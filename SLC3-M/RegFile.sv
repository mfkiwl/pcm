==> flow/design.v <==
package SLC3_2;
   parameter op_ADD = 4'b0001;  
   parameter op_AND = 4'b0101;
   parameter op_NOT = 4'b1001;
   parameter op_BR  = 4'b0000;
   parameter op_JMP = 4'b1100;
   parameter op_JSR = 4'b0100;
   parameter op_LDR = 4'b0110;
   parameter op_STR = 4'b0111;
   parameter op_PSE = 4'b1101;
   parameter NO_OP = 15'b0;    
   parameter R0 = 3'b000;       
   parameter R1 = 3'b001;
   parameter R2 = 3'b010;
   parameter R3 = 3'b011;
   parameter R4 = 3'b100;
   parameter R5 = 3'b101;
   parameter R6 = 3'b110;
   parameter R7 = 3'b111;
   parameter p   = 3'b001;      
   parameter z   = 3'b010;
   parameter zp  = 3'b011;
   parameter n   = 3'b100;
   parameter np  = 3'b101;
   parameter nz  = 3'b110;
   parameter nzp = 3'b111;
   parameter outHEX = -1;
   parameter inSW = -1;
   function [15:0] opCLR ( input [2:0] DR );
      opCLR[15:12] = op_AND;
      opCLR[11: 9] = DR;
      opCLR[ 8: 6] = DR;
      opCLR[ 5   ] = 1'b1;
      opCLR[ 4: 0] = 5'b0;
   endfunction
   function [15:0] opAND ( input [2:0] DR, SR1, SR2 );
      opAND[15:12] = op_AND;
      opAND[11: 9] = DR;
      opAND[ 8: 6] = SR1;
      opAND[ 5: 3] = 3'b0;
      opAND[ 2: 0] = SR2;
   endfunction
   function [15:0] opANDi ( input [2:0] DR, SR, integer imm5 );
      opANDi[15:12] = op_AND;
      opANDi[11: 9] = DR;
      opANDi[ 8: 6] = SR;
      opANDi[ 5   ] = 1'b1;
      opANDi[ 4: 0] = imm5[4:0];
   endfunction
   function [15:0] opADD ( input [2:0] DR, SR1, SR2 );
      opADD[15:12] = op_ADD;
      opADD[11: 9] = DR;
      opADD[ 8: 6] = SR1;
      opADD[ 5: 3] = 3'b0;
      opADD[ 2: 0] = SR2;
   endfunction
   function [15:0] opADDi ( input [2:0] DR, SR, integer imm5 );
      opADDi[15:12] = op_ADD;
      opADDi[11: 9] = DR;
      opADDi[ 8: 6] = SR;
      opADDi[ 5   ] = 1'b1;
      opADDi[ 4: 0] = imm5[4:0];
   endfunction
   function [15:0] opINC ( input [2:0] DR );
      opINC[15:12] = op_ADD;
      opINC[11: 9] = DR;
      opINC[ 8: 6] = DR;
      opINC[ 5   ] = 1'b1;
      opINC[ 4: 0] = 1;
   endfunction
   function [15:0] opDEC ( input [2:0] DR );
      opDEC[15:12] = op_ADD;
      opDEC[11: 9] = DR;
      opDEC[ 8: 6] = DR;
      opDEC[ 5   ] = 1'b1;
      opDEC[ 4: 0] = -1;
   endfunction
   function [15:0] opNOT ( input [2:0] DR, SR );
      opNOT[15:12] = op_NOT;
      opNOT[11: 9] = DR;
      opNOT[ 8: 6] = SR;
      opNOT[ 5: 0] = 5'b1;
   endfunction
   function [15:0] opBR ( input [2:0] condition, integer PCoffset9 );
      opBR[15:12] = op_BR;
      opBR[11: 9] = condition;
      opBR[ 8: 0] = PCoffset9[8:0];
   endfunction
   function [15:0] opJMP ( input [2:0] BaseR );
      opJMP[15:12] = op_JMP;
      opJMP[11: 9] = 3'b0;
      opJMP[ 8: 6] = BaseR;
      opJMP[ 5: 0] = 6'b0;
   endfunction
   function [15:0] opRET ( );
      opRET[15:12] = op_JMP;
      opRET[11: 9] = 3'b0;
      opRET[ 8: 6] = R7;
      opRET[ 5: 0] = 6'b0;
   endfunction
   function [15:0] opJSR ( input integer PCoffset11 );
      opJSR[15:12] = op_JSR;
      opJSR[11   ] = 1'b1;
      opJSR[10: 0] = PCoffset11[10:0];
   endfunction
   function [15:0] opLDR ( input [2:0] DR, BaseR, integer offset6 );
      opLDR[15:12] = op_LDR;
      opLDR[11: 9] = DR;
      opLDR[ 8: 6] = BaseR;
      opLDR[ 5: 0] = offset6[5:0];
   endfunction
   function [15:0] opSTR ( input [2:0] SR, BaseR, integer offset6 );
      opSTR[15:12] = op_STR;
      opSTR[11: 9] = SR;
      opSTR[ 8: 6] = BaseR;
      opSTR[ 5: 0] = offset6[5:0];
   endfunction
   function [15:0] opPSE ( input [11:0] ledVect12 );
      opPSE[15:12] = op_PSE;
      opPSE[11: 0] = ledVect12;
   endfunction
endpackage
module Reg16(	input logic 		Clk, Reset, Load,	 
					input logic [15:0]Din,
					output logic[15:0]Dout
					);
always_ff @ (posedge Clk or posedge Reset)
begin
	if(Reset)
		Dout <= 16'h0000;
	else if(Load)
		Dout <= Din;
end
endmodule
module RegFile (	input logic 		Clk, Reset, Load,
						input logic [2:0]	SR1, SR2, DR,
						input logic [15:0] index,
						input logic [15:0]Din,
						output logic[15:0]SR1out, SR2out
						);
logic Ld0, Ld1, Ld2, Ld3, Ld4, Ld5, Ld6, Ld7;
logic [15:0] Dout0, Dout1, Dout2, Dout3, Dout4, Dout5, Dout6, Dout7;
Reg16 R1(.*, .Load(Ld1), .Dout(Dout1));
Reg16 R2(.*, .Load(Ld2), .Dout(Dout2));
Reg16 R3(.*, .Load(Ld3), .Dout(Dout3));
Reg16 R4(.*, .Load(Ld4), .Dout(Dout4));
Reg16 R5(.*, .Load(Ld5), .Dout(Dout5));
Reg16 R6(.*, .Load(Ld6), .Dout(Dout6));
Reg16 R7(.*, .Load(Ld7), .Dout(Dout7));
always_comb
begin
	case(SR1)	 
		3'b000: SR1out <= index;
		3'b001: SR1out <= Dout1;
		3'b010: SR1out <= Dout2;
		3'b011: SR1out <= Dout3;
		3'b100: SR1out <= Dout4;
		3'b101: SR1out <= Dout5;
		3'b110: SR1out <= Dout6;
		3'b111: SR1out <= Dout7;		
	endcase
	case(SR2)
		3'b000: SR2out <= index;
		3'b001: SR2out <= Dout1;
		3'b010: SR2out <= Dout2;
		3'b011: SR2out <= Dout3;
		3'b100: SR2out <= Dout4;
		3'b101: SR2out <= Dout5;
		3'b110: SR2out <= Dout6;
		3'b111: SR2out <= Dout7;
	endcase
	Ld0 <= 1'b0;	 
	Ld1 <= 1'b0;
	Ld2 <= 1'b0;
	Ld3 <= 1'b0;
	Ld4 <= 1'b0;
	Ld5 <= 1'b0;
	Ld6 <= 1'b0;
	Ld7 <= 1'b0;
	if(Load)
	begin
		case(DR)	 
			3'b001: Ld1 <= 1'b1;
			3'b010: Ld2 <= 1'b1;
			3'b011: Ld3 <= 1'b1;
			3'b100: Ld4 <= 1'b1;
			3'b101: Ld5 <= 1'b1;
			3'b110: Ld6 <= 1'b1;
			3'b111: Ld7 <= 1'b1;	
			default: ;
		endcase
	end
end
endmodule
== From RTL to reports: RegFile ==
What the tools print for RegFile, step after step.
Line numbers count from 1 in the design file above.
Operators: Yosys type, input widths -> output width; for muxes data width and select width s.
Cell names lack the library's common part.
A cell with n/a has no value.

* Top: RegFile
* Clock: Clk
* Cell library: sky130hd
* Library corner: tt_025C_1v80

== After elaboration ==
Yosys after proc, flatten, opt, wreduce and memory -nomap, before mapping. Enables and synchronous resets that opt folds into registers are not counted as muxes. Memory bits, and registers merged into a memory's read port (data or address), are not among the register bits. Print and check cells are not counted. Equal cells are merged and count once.

* Flip-flop bits (word level): 112
* Input port bits: 44
* Output and inout bits: 32
* Word-level cells: 46

* Equality and inequality tests: 21
* Multiplexer cells: 16
* Reduce/logical cells: 2

{| class="wikitable"
|+ Operators by type and width
! cell !! count
|-
| $pmux 16 s8 || 2
|-
| $eq 3x3->1 const B || 12
|-
| $eq 3x2->1 const B || 6
|-
| $mux 1 || 14
|-
| $eq 3x1->1 const B || 3
|-
| $logic_not 3->1 || 2
|}

== Logic depth ==
Longest topological path by Yosys (ltp), each cell counted once; first at word level (registers and memories cut), then after technology mapping (sequential cells cut; the memories' decode and read muxes count).

* Depth in word-level cells: 3
* ABC_AREA: 0
* Gate-level depth with buffers: 7
* Mapped depth without buffers: 4

== Synthesis result ==
The flow's flattened synthesis, as Yosys stat reports it; memories are mapped. The netlist is that of the ABC_AREA named above (0 if unset); the other value can give another one.

* Mapped cells: 567
* Cell area after synthesis: 6605.1 um2
* Sequential part of the area: 2802.7 um2
* Flip-flop cells: 112
* Buffer cells: 50

{| class="wikitable"
|+ Cell types
! cell type !! count
|-
| dfrtp_1 || 112
|-
| mux2_2 || 93
|-
| mux2i_1 || 54
|-
| o22a_1 || 30
|-
| mux2_4 || 16
|-
| buf_6 || 14
|-
| nor2b_1 || 25
|-
| a211oi_1 || 18
|-
| o32ai_1 || 13
|-
| o22ai_1 || 18
|-
| a311oi_1 || 12
|-
| a22oi_1 || 13
|-
| buf_2 || 17
|-
| o21ai_0 || 17
|-
| nand2_1 || 21
|-
| nor2_1 || 20
|-
| nand4b_4 || 3
|-
| a21oi_1 || 13
|}

Not listed: further types 21, cells in them 58.
The figures by module come from a second, unflattened synthesis with its own total; it is not the netlist above.

* Cell total of the unflattened synthesis: 608
* Area total of the unflattened synthesis: 6988.0 um2

Each row is one instance without its submodules.

{| class="wikitable"
|+ By module
! module !! instances !! cells !! area (um2) !! seq. area (um2)
|-
| Reg16 || 7 || 35 || 653.1 || 400.4
|-
| RegFile || 1 || 363 || 2416.1 || 0.0
|}

== Path before layout ==
Path of least setup slack by OpenSTA after synthesis, without wires, with an ideal clock, recovery checks aside; 20% of the period is set as input and as output delay. Where synthesis merged equal registers, the netlist keeps one of their names.

* Kind: input to output
* From: input SR2[1]
* To: output SR2out[14]
* Period: 2310 ps
* External input delay: 462 ps
* External output delay: 462 ps
* Time at the first pin: 462 ps
* Arrival: 1404 ps
* Data required time: 1848 ps
* Setup slack: 444 ps
* Path delay: 942 ps
* Driving pins on the path: 6
* Buffers on the path: 3
* Synthesis period reached: 1866 ps

"path delay" is the arrival time less input delay plus setup time.
A path that ends at an output port has no setup time.
"driving pins on the path": output pins that drive a net of the path, with the launching flip-flop's if there is one; two outputs of one cell count as two.
"synthesis period reached" = period - worst setup slack (recovery checks aside). The figure is calculated, with input and output delays left at 20% of the set period.
Between the ends stands the longest chain of elaborated cells between them, by number of cells; it is not shown to be the way that was timed. Of several equally long chains one is given.
Each line given opens the expression or statement behind the cell; cells for indexed reads and writes are added by Yosys, which also makes memories of some case tables.

* Path through: buf_2 -> buf_6 -> buf_6 -> mux2i_1 -> o22ai_1 -> o22a_1
* Cells in the longest elaborated chain: 2
* Elaborated cells on any way between the ends: 9
* RTL lines with such cells: 1

{| class="wikitable"
|+ Ends and longest elaborated chain, post-synthesis
! what !! line !! source
|-
| start: declaration || 136 || <nowiki>input logic [2:0] SR1, SR2, DR,</nowiki>
|-
| $eq 3x3->1 || 162 || <nowiki>case(SR2)</nowiki>
|-
| $pmux 16 s8 || 162 ||
|-
| end: declaration || 139 || <nowiki>output logic[15:0]SR1out, SR2out</nowiki>
|}

== Worst path after layout ==
Path of least setup slack in the final report of entry B (OpenROAD, finished layout, wires in). Where an end is a register, its clock arrival counts in the times.
The path's times are printed in steps of 10 ps; the period is the one set.

* Kind: register to output
* From: register R5.Dout[6]
* To: output SR1out[6]
* Period: 1770 ps
* External output delay: 350 ps
* Time at the first pin: 360 ps
* Arrival: 1560 ps
* Data required time: 1420 ps
* Setup slack: -150 ps
* Driving pins on the path: 6
* Buffers on the path: 1

Between the ends stands the longest chain of elaborated cells between them, by number of cells; it is not shown to be the way that was timed. Of several equally long chains one is given.

* Path through: dfrtp_1 -> mux2_2 -> a22oi_2 -> a21oi_2 -> o22a_1 -> buf_2
* Cells in the longest elaborated chain: 1
* Elaborated cells on any way between the ends: 1
* RTL lines with such cells: 1

{| class="wikitable"
|+ Ends and longest elaborated chain, after layout
! what !! line !! source
|-
| start: declaration || 125 || <nowiki>output logic[15:0]Dout</nowiki>
|-
| start: assignment || 130 || <nowiki>Dout <= 16'h0000;</nowiki>
|-
| start: assignment || 132 || <nowiki>Dout <= Din;</nowiki>
|-
| $pmux 16 s8 || 152 || <nowiki>case(SR1)</nowiki>
|-
| end: declaration || 139 || <nowiki>output logic[15:0]SR1out, SR2out</nowiki>
|}

RegFile through Yosys and OpenROAD on sky130hd: 2 stored runs, unordered, with their settings and measured results. The constraints put input and output delay at 20% of the set period each and load the outputs with 0.01 pF.
"achieved clock period": clock period set for the run, less the worst setup slack. It is reckoned from that one timing run; input and output delays stay at 20% of the period that was set.
"power": no workload was simulated; the value follows from the tool's default switching activity.

Entry A
==> flow/run.sh <==
#!/bin/bash
# the make line also repeats the synthesis and layout settings of config.mk as NAME=value (left out here)
make -C /OpenROAD-flow-scripts/flow DESIGN_CONFIG=/design/flow/config.mk WORK_HOME=/design/flow/orfs CLKGATE_MAP_FILE= finish
==> flow/config.mk <==
export PLATFORM = sky130hd
export DESIGN_NAME = RegFile
export DESIGN_NICKNAME = RegFile
export VERILOG_FILES = /design/flow/design.v
export SDC_FILE = /design/flow/constraint.sdc
export NUM_CORES = 4
export LEC_CHECK = 0
export CAP_MARGIN = 20
export CELL_PAD_IN_SITES_DETAIL_PLACEMENT = 2
export CELL_PAD_IN_SITES_GLOBAL_PLACEMENT = 1
export CORE_ASPECT_RATIO = 0.67
export CORE_MARGIN = 2
export CORE_UTILIZATION = 63
export CTS_CLUSTER_DIAMETER = 171
export CTS_CLUSTER_SIZE = 39
export HOLD_SLACK_MARGIN = 0.3
export MAX_ROUTING_LAYER = met4
export PLACE_DENSITY = 0.66
export SETUP_SLACK_MARGIN = 0.45
export SLEW_MARGIN = 20
==> flow/constraint.sdc <==
create_clock -name core_clock -period 1.69 [get_ports {Clk}]
set_input_delay 0.3380 -clock core_clock [delete_from_list [all_inputs] [get_ports {Clk}]]
set_output_delay 0.3380 -clock core_clock [all_outputs]
set_load 0.01 [all_outputs]

==> results of entry A <==
did not finish, placement stopped with DPL-0033

Entry B
==> flow/run.sh <==
#!/bin/bash
# the make line also repeats the synthesis and layout settings of config.mk as NAME=value (left out here)
make -C /OpenROAD-flow-scripts/flow DESIGN_CONFIG=/design/flow/config.mk WORK_HOME=/design/flow/orfs CLKGATE_MAP_FILE= finish
==> flow/config.mk <==
export PLATFORM = sky130hd
export DESIGN_NAME = RegFile
export DESIGN_NICKNAME = RegFile
export VERILOG_FILES = /design/flow/design.v
export SDC_FILE = /design/flow/constraint.sdc
export NUM_CORES = 4
export LEC_CHECK = 0
export CAP_MARGIN = 20
export CORE_MARGIN = 2
export CORE_UTILIZATION = 57
export SLEW_MARGIN = 20
==> flow/constraint.sdc <==
create_clock -name core_clock -period 1.77 [get_ports {Clk}]
set_input_delay 0.3540 -clock core_clock [delete_from_list [all_inputs] [get_ports {Clk}]]
set_output_delay 0.3540 -clock core_clock [all_outputs]
set_load 0.01 [all_outputs]

==> results of entry B <==
chip area after synthesis (Yosys): 6605.1 um2
die area: 12464.6 um2
utilization: 77.2%
worst setup slack after layout: -148 ps
total negative slack: -1940 ps
power: 8370 uW
achieved clock period: 1918 ps
